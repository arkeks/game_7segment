==> flow/design.v <==
module strobe 
# (
    parameter strobe_width = 10
)
(
  input clk,
  input reset,
  output strobe
);
  reg [31:0] cnt;
  always @ (posedge clk, posedge reset)
    if (reset)
	   cnt <= 'b0;
	 else
	   cnt <= cnt + 1'b1;
  assign strobe = (cnt[strobe_width - 1:0] == 'b0);
endmodule
* From RTL to reports: strobe
Tool output for the design above, in the order of the flow.
Line numbers count from 1 in the design file above.
Cell names lack the library's common part.
A cell with n/a has no value.
- Design top :: strobe
- Clock input :: clk
- Library :: sky130hd
- Timing corner :: tt_025C_1v80

* Elaborated design
Yosys after proc, flatten, opt, wreduce and memory -nomap, before mapping. Enables and synchronous resets that opt folds into registers are not counted as muxes. Memory bits, and registers merged into a memory's read port (data or address), are not among the register bits. Print and check cells are not counted. Equal cells are merged and count once.
- Flip-flop bits (word level) :: 32
- Input bits :: 2
- Output and inout port bits :: 1
- Word-level cells :: 3
- Add/subtract/negate cells :: 1
- Reduce/logical cells :: 1
** Operators by type and width (number)
- adder 32 x 1 -> 32 bit (second input constant) :: 1
- zero test 10 bit :: 1

* Logic depth
Depth = most cells in a row (Yosys ltp): at word level without a register or memory, in the mapped netlist without a sequential cell, where the memories' decode and read muxes count.
- Depth in word-level cells :: 1
- ABC_AREA :: 0
- Gate-level depth with buffers :: 4
- Mapped depth without buffers :: 4

* After synthesis
The flow's flattened synthesis, as Yosys stat reports it; memories are mapped. The netlist is that of the ABC_AREA named above (0 if unset); the other value can give another one.
** Cells by type
- dfrtp_1 :: number 10, total area 250.24 µm²
- xnor2_1 :: number 7, total area 61.309 µm²
- ha_1 :: number 2, total area 25.024 µm²
- nand4_1 :: number 3, total area 18.768 µm²
- nand3_1 :: number 3, total area 15.014 µm²
- nor4_1 :: number 2, total area 12.512 µm²
- and4_4 :: number 1, total area 11.261 µm²
- inv_1 :: number 3, total area 11.261 µm²
- xor2_1 :: number 1, total area 8.758 µm²
- and3_2 :: number 1, total area 7.507 µm²
- nand3b_1 :: number 1, total area 7.507 µm²
- and3_1 :: number 1, total area 6.256 µm²
- nand2_1 :: number 1, total area 3.754 µm²
- Buffers :: 0
- Cells in the netlist :: 36
- Synthesis area :: 439.2 µm²
- Sequential part of the area :: 250.2 µm²
- Flip-flops :: 10

* Worst setup path after synthesis
Source: OpenSTA report_checks on the synthesized netlist (no wires, ideal clock, input and output delay 20% of the period each), path of least setup slack; recovery checks are left aside. Register names are those of the netlist, which keeps one name where synthesis merged equal registers.
- Path type :: register to output
- Start point :: register cnt[6]
- End point :: output port strobe
- Delay of the path :: 1.116 ns
- Period :: 1.64 ns
- Required time :: 1.312 ns
- Data arrival time :: 1.116 ns
- Launch time at the first pin :: 0.000 ns
- External output delay :: 0.328 ns
- Buffers on the path :: 0
- Stages on the path :: 4
- Setup slack :: 0.196 ns
- Period reached after synthesis :: 1.444 ns
"delay of the path" = arrival - input delay + setup time.
A path that ends at an output port has no setup time.
"stages on the path" counts driving pins, that of a launching flip-flop among them; a cell with two outputs on the path counts twice.
"period reached after synthesis" is the clock period less the worst setup slack; recovery checks do not enter. This is arithmetic on one report: input and output delays are still those of the set period (20% each).
The rows between start and end are the longest chain of elaborated cells between them; the timing report does not say that the signal goes this way. Where chains are equally long, one stands for them.
Each line given opens the expression or statement behind the cell; cells for indexed reads and writes are added by Yosys, which also makes memories of some case tables.
- Cells stage by stage :: dfrtp_1 -> nor4_1 -> nand3b_1 -> nor4_1
- Cells in the longest elaborated chain :: 1
- Elaborated cells on any way between the ends :: 1
- Source lines of those cells :: 1
- Those cells by class :: reduce/logical: 1
** RTL lines, path after synthesis
- start, declared :: line 10 : reg [31:0] cnt;
- start, assigned :: line 13 : cnt <= 'b0;
- start, assigned :: line 15 : cnt <= cnt + 1'b1;
- zero test 10 bit :: line 16 : assign strobe = (cnt[strobe_width - 1:0] == 'b0);
- end, declared :: line 8 : output strobe

* Worst path after layout
From the final timing report of flow run A: the path of least setup slack in the routed layout; clock arrival at registers is part of the times.
- Path type :: register to output
- Start point :: register cnt[2]
- End point :: output port strobe
- Setup slack :: -0.07 ns
- Period :: 1.62 ns
- Launch time at the first pin :: 0.27 ns
- External output delay :: 0.32 ns
- Buffers on the path :: 1
- Stages on the path :: 5
- Required time :: 1.30 ns
- Data arrival time :: 1.37 ns
The rows between start and end are the longest chain of elaborated cells between them; the timing report does not say that the signal goes this way. Where chains are equally long, one stands for them.
- Cells stage by stage :: dfrtp_1 -> nor4_2 -> nand3b_1 -> nor4_4 -> buf_2
- Cells in the longest elaborated chain :: 1
- Elaborated cells on any way between the ends :: 1
- Source lines of those cells :: 1
- Those cells by class :: reduce/logical: 1
** RTL lines, path after layout
- start, declared :: line 10 : reg [31:0] cnt;
- start, assigned :: line 13 : cnt <= 'b0;
- start, assigned :: line 15 : cnt <= cnt + 1'b1;
- zero test 10 bit :: line 16 : assign strobe = (cnt[strobe_width - 1:0] == 'b0);
- end, declared :: line 8 : output strobe

Lab notebook: strobe

Measured data: module strobe, platform sky130hd, 2 stored runs of the flow under differing settings, order arbitrary. Input and output delays are each 20% of the period that was set; the output load is 0.01 pF.
"clock period achieved" is the run's clock period less its worst setup slack. It is reckoned from that one timing run; input and output delays stay at 20% of the period that was set.
"time used up by the worst setup path" is the time allowed to the run's worst setup path (the clock period less input and output delay, where it has them) less its slack. Clock arrival times count: a late capture clock shortens it, a late launch clock lengthens it.

* Flow run A
** Files
==> flow/run.sh <==
#!/bin/bash
# the make line also repeats the synthesis and layout settings of config.mk as NAME=value (left out here)
make -C /OpenROAD-flow-scripts/flow DESIGN_CONFIG=/design/flow/config.mk WORK_HOME=/design/flow/orfs CLKGATE_MAP_FILE= finish
==> flow/config.mk <==
export PLATFORM = sky130hd
export DESIGN_NAME = strobe
export DESIGN_NICKNAME = strobe
export VERILOG_FILES = /design/flow/design.v
export SDC_FILE = /design/flow/constraint.sdc
export NUM_CORES = 4
export LEC_CHECK = 0
export CAP_MARGIN = 20
export CORE_MARGIN = 2
export CORE_UTILIZATION = 40
export SETUP_SLACK_MARGIN = 0.38
export SLEW_MARGIN = 20
==> flow/constraint.sdc <==
create_clock -name core_clock -period 1.62 [get_ports {clk}]
set_input_delay 0.3240 -clock core_clock [delete_from_list [all_inputs] [get_ports {clk}]]
set_output_delay 0.3240 -clock core_clock [all_outputs]
set_load 0.01 [all_outputs]
** Results
- Clock period achieved :: 1.694 ns
- Time used up by the worst setup path :: 1.37 ns
- Type of the worst setup path :: register to output
- Chip area after synthesis (Yosys) :: 439.2 µm²
- Final utilization :: 60.9 %
- Setup slack of the worst path :: -0.074 ns
- Die outline area :: 1379.0 µm²

* Flow run B
** Files
==> flow/run.sh <==
#!/bin/bash
# the make line also repeats the synthesis and layout settings of config.mk as NAME=value (left out here)
make -C /OpenROAD-flow-scripts/flow DESIGN_CONFIG=/design/flow/config.mk WORK_HOME=/design/flow/orfs CLKGATE_MAP_FILE= finish
==> flow/config.mk <==
export PLATFORM = sky130hd
export DESIGN_NAME = strobe
export DESIGN_NICKNAME = strobe
export VERILOG_FILES = /design/flow/design.v
export SDC_FILE = /design/flow/constraint.sdc
export NUM_CORES = 4
export LEC_CHECK = 0
export CAP_MARGIN = 20
export CORE_ASPECT_RATIO = 1.68
export CORE_MARGIN = 3
export CORE_UTILIZATION = 20
export CTS_CLUSTER_DIAMETER = 150
export CTS_CLUSTER_SIZE = 91
export MAX_ROUTING_LAYER = met4
export PLACE_DENSITY = 0.52
export SETUP_SLACK_MARGIN = 0.1
export SLEW_MARGIN = 20
==> flow/constraint.sdc <==
create_clock -name core_clock -period 2.83 [get_ports {clk}]
set_input_delay 0.5660 -clock core_clock [delete_from_list [all_inputs] [get_ports {clk}]]
set_output_delay 0.5660 -clock core_clock [all_outputs]
set_load 0.01 [all_outputs]
** Results
- Clock period achieved :: 2.404 ns
- Time used up by the worst setup path :: 1.84 ns
- Type of the worst setup path :: register to output
- Chip area after synthesis (Yosys) :: 439.2 µm²
- Final utilization :: 24.9 %
- Setup slack of the worst path :: 0.426 ns
- Die outline area :: 2813.2 µm²
