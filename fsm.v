==> flow/design.v <==
module fsm
# (
	parameter en_width = 8
)
(
	input       clk,
	input       reset,
	input [3:0] key,
	input [3:0] letter0,
	input [3:0] letter1,
	input [3:0] letter2,
	input [3:0] letter3,
	output     [3:0] stop_flag,
	output reg [4:0] message0,
	output reg [4:0] message1,
	output reg [4:0] message2,
	output reg [4:0] message3,
	output           end_flag
);
parameter [2:0] S0 = 0, S1 = 1, S2 = 2, S3 = 3, S4 = 4, S5 = 5, S6 = 6;
reg[2:0] state, next_state;
always @(posedge clk, posedge reset)
	if (reset)
		state <= S0;
	else
		state <= next_state;
always @*
	case (state)
	S0: 
		if (key[3])
			next_state = S1;
		else
			next_state = S0;  
	S1: 
		if (key[2])
			next_state = S2;
		else
			next_state = S1;  
	S2: 
		if (key[1])
			next_state = S3;
		else
			next_state = S2;  
	S3: 
		if (key[0])
			next_state = S4;
		else
			next_state = S3;  
	S4: 
		if ((letter0[3:0] == letter1[3:0]) && (letter1[3:0] == letter2[3:0]) && (letter2[3:0] == letter3[3:0]))
			next_state = S5;
		else
			next_state = S6;
	S5:
		if (key[0] & key[1])
			next_state = S0;
		else
			next_state = S5;   
	S6:
		if (key[0] & key[1])
			next_state = S0;
		else
			next_state = S6;   
	default:
		next_state = S0;
	endcase
assign stop_flag[0] = (state == S1 || state == S2 || state == S3 || state == S4 || state == S5 || state == S6) ? 1'b0 : 1'b1;
assign stop_flag[1] = (state == S2 || state == S3 || state == S4 || state == S5 || state == S6)                ? 1'b0 : 1'b1;
assign stop_flag[2] = (state == S3 || state == S4 || state == S5 || state == S6)                               ? 1'b0 : 1'b1;
assign stop_flag[3] = (state == S4 || state == S5 || state == S6)                                              ? 1'b0 : 1'b1;
always @*
	case(state)
	S5:
		begin
		message0 = 'h10;  
		message1 = 'h11;  
		message2 = 'h11;  
		message3 = 'h12;  
		end
	S6:
		begin
		message0 = 'h13;  
		message1 = 'h11;  
		message2 = 'h14;  
		message3 = 'h15;  
		end
	default:
		begin
		message0 = 'h00;
		message1 = 'h00;
		message2 = 'h00;
		message3 = 'h00;
		end
	endcase
assign end_flag = (state == S5 || state == S6) ? 1'b1 : 1'b0;
endmodule
# == Step by step through the tools: fsm ==
# The steps from the RTL of fsm to its reports follow in flow order.
# Lines are those of the file above, counted from 1.
# Operators: Yosys type, input widths -> output width; for muxes data width and select width s.
# Not given: n/a
# inputs
top_module,fsm
clk_port,clk
library,sky130hd
corner,tt_025C_1v80

# == Word level ==
# Yosys after proc, flatten, opt, wreduce and memory -nomap, before mapping. Enables and synchronous resets that opt folds into registers are not counted as muxes. Memory bits, and registers merged into a memory's read port (data or address), are not among the register bits. Print and check cells are not counted. Equal cells are merged and count once.
# word_totals
register_bits,3
latch_bits,0
ram_bits,0
mem_bits_ro,0
clocked_rd_ports_x_width,0
n_memories,0
input_bits,22
out_inout_bits,25
elab_cells,47
# op_classes
addsub,0
mul,0
n_div,0
cmp,0
equal,9
shift,0
n_mux,17
n_logic,1
reduce_logical,19
# ops
operator,n
$pmux 5 s2,3
$pmux 3 s7,1
$logic_or 1x1->1,15
$eq 4x4->1,3
$eq 3x3->1 const B,3
$mux 3,3
$mux 1,7
$eq 3x2->1 const B,2
$mux 5,1
$mux 2,2
$eq 3x1->1 const B,1
$logic_not 3->1,1
$logic_and 1x1->1,2
$reduce_or 2->1,1
$and 1x1->1,1

# == Depth ==
# Depth = most cells in a row (Yosys ltp): at word level without a register or memory, in the mapped netlist without a sequential cell, where the memories' decode and read muxes count.
# logic_depth
depth_word,7
abc_area,0
depth_mapped,5

# == After synthesis ==
# Yosys stat after the flow's synthesis: flattened, memories mapped to cells. It holds for the ABC_AREA given above (unset counts as 0); a run with the other value may have another netlist.
# types
cell_type,n
sky130_fd_sc_hd__dfrtp_1,6
sky130_fd_sc_hd__buf_4,18
sky130_fd_sc_hd__dfstp_2,1
sky130_fd_sc_hd__inv_1,7
sky130_fd_sc_hd__a22oi_2,2
sky130_fd_sc_hd__nand4_1,4
sky130_fd_sc_hd__nand2_1,6
sky130_fd_sc_hd__or4_2,2
sky130_fd_sc_hd__o21ai_0,3
sky130_fd_sc_hd__or4_1,2
sky130_fd_sc_hd__nor2_1,3
sky130_fd_sc_hd__a32o_1,1
sky130_fd_sc_hd__a22o_1,1
sky130_fd_sc_hd__clkbuf_1,2
sky130_fd_sc_hd__and2_1,1
sky130_fd_sc_hd__o22ai_1,1
sky130_fd_sc_hd__nor3_1,1
sky130_fd_sc_hd__conb_1,1
# mapped
mapped_cells,62
area_um2,516.7
sequential_area_um2,176.4
ffs,7

# == Timing after synthesis ==
# OpenSTA on the mapped netlist: ideal clock, no wires. The path of least setup slack (recovery checks aside). Input and output delay are each 20% of the period. Register names are those of the netlist, which keeps one name where synthesis merged equal registers.
# synth_path
path_kind,register -> output
from,register state
to,output port stop_flag[0]
period_ns,1.82
out_delay_ns,0.364
launch_ns,0.000
t_arrival_ns,1.238
required_time_ns,1.456
slack_ns,0.218
delay_ns,1.238
driving_pins,6
period_less_setup_slack_ns,1.602
# "delay_ns" = arrival - input delay + setup time.
# A path that ends at an output port has no setup time.
# "driving_pins": output pins that drive a net of the path, with the launching flip-flop's if there is one; two outputs of one cell count as two.
# "period_less_setup_slack_ns" is the clock period less the worst setup slack; recovery checks do not enter. This is arithmetic on one report: input and output delays are still those of the set period (20% each).
# An end named without its bit number is one bit of that signal or, where synthesis recoded a state register, one of its new flip-flops.
# The rows between start and end are the longest chain of elaborated cells between them; the timing report does not say that the signal goes this way. Where chains are equally long, one stands for them.
# Each line given opens the expression or statement behind the cell; cells for indexed reads and writes are added by Yosys, which also makes memories of some case tables.
# synth_between
cell_sequence,sky130_fd_sc_hd__dfrtp_1 > sky130_fd_sc_hd__nor2_1 > sky130_fd_sc_hd__inv_1 > sky130_fd_sc_hd__nor2_1 > sky130_fd_sc_hd__nand2_1 > sky130_fd_sc_hd__nor3_1
elab_chain_len,7
cells_between,12
# synth_rtl
element,line,source
"start, declared",21,"reg[2:0] state, next_state;"
"start, assigned",24,state <= S0;
"start, assigned",26,state <= next_state;
$eq 3x1->1,67,assign stop_flag[0] = (state == S1 || state == S2 || state == S3 || state == S4 || state == S5 || state == S6) ...
$logic_or 1x1->1 (5 in a row),67,
$mux 1,67,
"end, declared",13,"output [3:0] stop_flag,"
# Nets of the timed path that keep an RTL name, with a line that drives or declares them; the list need not be complete.
# synth_named_nets
signal,line,source
end_flag,95,assign end_flag = (state == S5 || state == S6) ? 1'b1 : 1'b0;
stop_flag[3],70,assign stop_flag[3] = (state == S4 || state == S5 || state == S6) ...

# == Timing after layout ==
# Path of least setup slack in the final report of entry A (OpenROAD, finished layout, wires in). Where an end is a register, its clock arrival counts in the times.
# layout_path
path_kind,register -> output
from,register state
to,output port stop_flag[0]
period_ns,1.27
out_delay_ns,0.25
launch_ns,0.25
t_arrival_ns,1.27
required_time_ns,1.02
slack_ns,-0.25
driving_pins,7
# An end named without its bit number is one bit of that signal or, where synthesis recoded a state register, one of its new flip-flops.
# The rows between start and end are the longest chain of elaborated cells between them; the timing report does not say that the signal goes this way. Where chains are equally long, one stands for them.
# layout_between
cell_sequence,sky130_fd_sc_hd__dfrtp_1 > sky130_fd_sc_hd__nor2_2 > sky130_fd_sc_hd__inv_2 > sky130_fd_sc_hd__nor2_4 > sky130_fd_sc_hd__nand2_4 > sky130_fd_sc_hd__nor3_4 > sky130_fd_sc_hd__buf_2
elab_chain_len,7
cells_between,12
# layout_rtl
element,line,source
"start, declared",21,"reg[2:0] state, next_state;"
"start, assigned",24,state <= S0;
"start, assigned",26,state <= next_state;
$eq 3x1->1,67,assign stop_flag[0] = (state == S1 || state == S2 || state == S3 || state == S4 || state == S5 || state == S6) ...
$logic_or 1x1->1 (5 in a row),67,
$mux 1,67,
"end, declared",13,"output [3:0] stop_flag,"

Subject: fsm on sky130hd, stored results

Hello all,

Below are 2 stored runs of the flow (Yosys, OpenROAD; platform sky130hd) on fsm, each with its settings and what was measured, unordered. Constraints: input delay and output delay 20% of the set period each, output load 0.01 pF.
By "achievedPeriod_ns" is meant the clock period of the run minus its worst setup slack. This is arithmetic on one report: input and output delays are still those of the set period (20% each).

Entry A, flow files:
==> flow/run.sh <==
#!/bin/bash
# the make line also repeats the synthesis and layout settings of config.mk as NAME=value (left out here)
make -C /OpenROAD-flow-scripts/flow DESIGN_CONFIG=/design/flow/config.mk WORK_HOME=/design/flow/orfs CLKGATE_MAP_FILE= finish
==> flow/config.mk <==
export PLATFORM = sky130hd
export DESIGN_NAME = fsm
export DESIGN_NICKNAME = fsm
export VERILOG_FILES = /design/flow/design.v
export SDC_FILE = /design/flow/constraint.sdc
export NUM_CORES = 4
export LEC_CHECK = 0
export CAP_MARGIN = 20
export CELL_PAD_IN_SITES_DETAIL_PLACEMENT = 0
export CORE_ASPECT_RATIO = 0.8
export CORE_MARGIN = 2
export CORE_UTILIZATION = 20
export CTS_CLUSTER_DIAMETER = 65
export CTS_CLUSTER_SIZE = 13
export GPL_TIMING_DRIVEN = 0
export SLEW_MARGIN = 10
==> flow/constraint.sdc <==
create_clock -name core_clock -period 1.27 [get_ports {clk}]
set_input_delay 0.2540 -clock core_clock [delete_from_list [all_inputs] [get_ports {clk}]]
set_output_delay 0.2540 -clock core_clock [all_outputs]
set_load 0.01 [all_outputs]

==> results of entry A, as CSV <==
result,value
stdcell_area_um2,1096.0
achievedPeriod_ns,1.520
finish.utilization_pct,44.9
tns_setup_ns,-2.335
worstSetupSlack_ns,-0.250
yosys_chip_area_um2,516.7
design.die.area_um2,3009.0

Entry B, flow files:
==> flow/run.sh <==
#!/bin/bash
# the make line also repeats the synthesis and layout settings of config.mk as NAME=value (left out here)
make -C /OpenROAD-flow-scripts/flow DESIGN_CONFIG=/design/flow/config.mk WORK_HOME=/design/flow/orfs CLKGATE_MAP_FILE= finish
==> flow/config.mk <==
export PLATFORM = sky130hd
export DESIGN_NAME = fsm
export DESIGN_NICKNAME = fsm
export VERILOG_FILES = /design/flow/design.v
export SDC_FILE = /design/flow/constraint.sdc
export NUM_CORES = 4
export LEC_CHECK = 0
export CAP_MARGIN = 20
export CORE_MARGIN = 2
export CORE_UTILIZATION = 48
export SLEW_MARGIN = 20
==> flow/constraint.sdc <==
create_clock -name core_clock -period 1.96 [get_ports {clk}]
set_input_delay 0.3920 -clock core_clock [delete_from_list [all_inputs] [get_ports {clk}]]
set_output_delay 0.3920 -clock core_clock [all_outputs]
set_load 0.01 [all_outputs]

==> results of entry B, as CSV <==
result,value
stdcell_area_um2,843.3
achievedPeriod_ns,1.860
finish.utilization_pct,87.5
tns_setup_ns,0.000
worstSetupSlack_ns,0.100
yosys_chip_area_um2,516.7
design.die.area_um2,1355.0

Thanks
